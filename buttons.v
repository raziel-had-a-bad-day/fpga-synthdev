==> flow/design.v <==
`timescale 1ns / 1ps
module buttons(
    input Clk,
	 output reg [4:0] BUTTONREAD,  
    input [4:0] BUTTONWRITER,     
    output reg  [4:0] BUTTONLOW,
    inout  [3:0] BUTTONHIGH
    );
reg [3:0] button_highread;  
reg [4:0] buttonOut;  
reg low_enable;  
reg [15:0] button_counter;  
reg [2:0] lowCounter; 
reg [9:0] button_counterB;   
reg [3:0] high_store;
reg  [3:0] button_enable;
wire [3:0] button_set =button_enable [3:0];  
reg [1:0] button_highselect;  
assign BUTTONHIGH[0]=(button_set[0]) ? high_store[0] : 1'bz ;    
assign BUTTONHIGH[1]=(button_set[1]) ? high_store[1] : 1'bz ;    
assign BUTTONHIGH[2]=(button_set[2]) ? high_store[2] : 1'bz ;    
assign BUTTONHIGH[3]=(button_set[3]) ? high_store[3] : 1'bz ;    
always @ (posedge Clk) begin 
button_counterB<=button_counterB+1;   
if (!button_counterB  ) button_counter<=button_counter+1;  
if (button_counter[4:3]==BUTTONWRITER[3:2])   high_store[BUTTONWRITER[1:0]]<=1 ; else high_store[3:0]<=0; 	 
case (button_counterB[9:7])  
	2 :  begin  button_enable<=~(1<<button_counter[2:1]); BUTTONLOW[4:0]<=~(1<<button_counter[4:3]);end   
	3 : if (BUTTONHIGH[button_counter[2:1]]) begin BUTTONREAD[4:0] <=	button_counter[2:1]+(button_counter[4:3]*4)+1;  low_enable<=1;    end else begin  BUTTONREAD[4:0] <=0; low_enable<=0;  end
endcase
end
endmodule
; From RTL to reports: buttons
; Tool output for the design above, in the order of the flow.
; Lines are those of the file above, counted from 1.
; Operators: Yosys type, input widths -> output width; for muxes data width and select width s.
; Cell names lack the library's common part.
; Not given: n/a
[inputs]
top = buttons
clk_port = Clk
library = sky130hd
pvt_corner = tt_025C_1v80

; Word-level counts
; Counts by Yosys on the flattened word-level netlist (proc, flatten, opt, wreduce; memories kept). Register bits leave out memories and registers merged into their read ports (data or address); mux counts leave out enables and synchronous resets folded into registers. Print and check cells are left out. Cells with the same type and inputs are merged into one.
[word_totals]
regBits = 44
latch_bits = 0
mem_bits_rw = 0
mem_bits_ro = 0
clocked_rd_ports_x_width = 0
n_memories = 0
input_bits = 6
output_inout_bits = 14
elab_cells = 28
[op_classes]
addsub = 5
mul = 0
div_mod_pow = 0
compare = 0
eq_ne = 3
shift = 4
n_mux = 4
n_logic = 5
reduce_and_logical = 1
[op_table]
columns = op, count
row1 = $add 16x1->16 const B, 1
row2 = $add 10x1->10 const B, 1
row3 = $logic_not 10->1, 1
row4 = $not 4->4, 2
row5 = $eq 3x2->1 const B, 2
row6 = $shl 2x2->5 const A, 1
row7 = $add 2x4->5, 1
row8 = $add 5x1->5 const B, 1
row9 = $not 5->5, 1
row10 = $shift 1x3->4 const A, 1
row11 = $shl 2x2->4 const A, 1
row12 = $shiftx 4x2->1, 1
row13 = $and 4x4->4, 1
row14 = $or 4x4->4, 1
row15 = $mux 1, 4
row16 = $neg 2->3, 1
row17 = $eq 2x2->1, 1

; Depth
; Longest topological path by Yosys (ltp), each cell counted once; first at word level (registers and memories cut), then after technology mapping (sequential cells cut; the memories' decode and read muxes count).
[logic_depth]
depth_word = 5
abc_area = 0
depth_mapped = 5
depth_no_buf = 5

; Synthesis result
; The flow's flattened synthesis, as Yosys stat reports it; memories are mapped. The netlist is that of the ABC_AREA named above (0 if unset); the other value can give another one.
; The area totals of this step are shown rounded.
[mapped]
cells = 96
mapped_area_mm2 = 0.00116
ffs = 28
[types]
columns = cell, count
row1 = edfxtp_1, 14
row2 = dfxtp_1, 14
row3 = xnor2_1, 10
row4 = ha_1, 4
row5 = xor2_1, 5
row6 = nand3_1, 6
row7 = nor2_1, 7
row8 = and2_2, 3
row9 = mux4_2, 1
row10 = nand2_1, 6
row11 = a21oi_1, 4
row12 = inv_1, 5
row13 = and4_1, 2
row14 = nand2b_1, 2
row15 = nand4_1, 2
row16 = buf_2, 2
row17 = and2b_2, 1
row18 = nor4b_1, 1
; Other cell types: 7; their cells: 7.

; Worst setup path after synthesis
; Source: OpenSTA report_checks on the synthesized netlist (no wires, ideal clock, input and output delay 20% of the period each), path of least setup slack; recovery checks are left aside. Register names are those of the netlist, which keeps one name where synthesis merged equal registers.
[synth_timing]
path_kind = register -> register
startpoint = register button_counterB[0]
endpoint = register button_counter[0]
tclk_ps = 2790
launch_ps = 0
arrival_ps = 1339
slack_ps = 1070
delay_ps = 1720
path_stages = 6
path_buffers = 0
period_less_setup_slack_ps = 1720
; "delay_ps" = arrival - input delay + setup time.
; "path_stages": output pins that drive a net of the path, with the launching flip-flop's if there is one; two outputs of one cell count as two.
; "period_less_setup_slack_ps" = period - worst setup slack (recovery checks aside). The figure is calculated, with input and output delays left at 20% of the set period.
; The rows between start and end are the longest chain of elaborated cells between them; the timing report does not say that the signal goes this way. Where chains are equally long, one stands for them.
; Each line given opens the expression or statement behind the cell; cells for indexed reads and writes are added by Yosys, which also makes memories of some case tables.
[synth_via]
path_cell_list = dfxtp_1 inv_1 ha_1 nor4b_1 nand2_1 nor4_1
elab_chain_cells = 1
[synth_rtl]
columns = item, line_no
row1 = from (decl), 14  ; reg [9:0] button_counterB;
row2 = from (assign), 24  ; button_counterB<=button_counterB+1;
row3 = $logic_not 10->1, 25  ; if (!button_counterB  ) button_counter<=button_counter+1;
row4 = to (assign), 25
row5 = to (decl), 12  ; reg [15:0] button_counter;

; Timing after layout
; From the final timing report of stored run 1: the path of least setup slack in the routed layout; clock arrival at registers is part of the times.
; The report prints the path's times to 10 ps; the period is as set.
[layout_timing]
path_kind = register -> register
startpoint = register button_counterB[0]
endpoint = register button_counter[2]
tclk_ps = 2200
launch_ps = 270
arrival_ps = 1670
slack_ps = 440
path_stages = 6
path_buffers = 0
; The rows between start and end are the longest chain of elaborated cells between them; the timing report does not say that the signal goes this way. Where chains are equally long, one stands for them.
[layout_via]
path_cell_list = dfxtp_1 inv_1 ha_1 nor4b_1 nand2_1 nor4_2
elab_chain_cells = 1
[layout_rtl]
columns = item, line_no
row1 = from (decl), 14  ; reg [9:0] button_counterB;
row2 = from (assign), 24  ; button_counterB<=button_counterB+1;
row3 = $logic_not 10->1, 25  ; if (!button_counterB  ) button_counter<=button_counter+1;
row4 = to (assign), 25
row5 = to (decl), 12  ; reg [15:0] button_counter;

; Design buttons on sky130hd. What follows are 2 stored runs of the flow, each under its own settings; their order means nothing. The constraints put input and output delay at 20% of the set period each and load the outputs with 0.01 pF.
; "achievedPeriod_ps" = clock period - worst setup slack. The figure is calculated, with input and output delays left at 20% of the set period.
; "worst_path_allowed_less_slack_ps": the worst setup path's part of the clock period (all of it between registers, 20% less for each end at a port) less its slack. A launch clock that arrives late makes it longer, a capture clock that arrives late makes it shorter.
; "totalPower_mw" is the tool's figure for a default switching activity; nothing was simulated.
; "worst_path_allowed_less_slack_ps" is known to 10 ps.
; Values from the reports are rounded here.

[stored run 1: settings]
period_ns = 2.2
CORE_UTILIZATION = 28
PLACE_DENSITY_LB_ADDON = 0.08
HOLD_SLACK_MARGIN = 0.25
CELL_PAD_IN_SITES_GLOBAL_PLACEMENT = 3
CELL_PAD_IN_SITES_DETAIL_PLACEMENT = 1
GPL_TIMING_DRIVEN = 0
CTS_CLUSTER_DIAMETER = 80
CAP_MARGIN = 25
CORE_MARGIN = 2
SLEW_MARGIN = 20
[stored run 1: results]
worst_path_allowed_less_slack_ps = 1760
worst_setup_path_type = register -> register
totalPower_mw = 0.889
worst_setup_slack_ps = 443
ys_area_mm2 = 0.00116
util_pct = 35.3
final_stdcell_area_mm2 = 0.00141
ws_hold_ps = 288
tns_ps = 0
total_die_area_mm2 = 0.00466
achievedPeriod_ps = 1757

[stored run 2: settings]
period_ns = 1.81
CORE_UTILIZATION = 26
SETUP_SLACK_MARGIN = 0.42
CORE_ASPECT_RATIO = 0.7
CELL_PAD_IN_SITES_GLOBAL_PLACEMENT = 3
CELL_PAD_IN_SITES_DETAIL_PLACEMENT = 0
CTS_CLUSTER_SIZE = 60
CAP_MARGIN = 10
SLEW_MARGIN = 25
CORE_MARGIN = 2
[stored run 2: results]
worst_path_allowed_less_slack_ps = 1430
worst_setup_path_type = register -> register
totalPower_mw = 1.03
worst_setup_slack_ps = 383
ys_area_mm2 = 0.00116
util_pct = 34.3
final_stdcell_area_mm2 = 0.00148
ws_hold_ps = 212
tns_ps = 0
total_die_area_mm2 = 0.005
achievedPeriod_ps = 1427
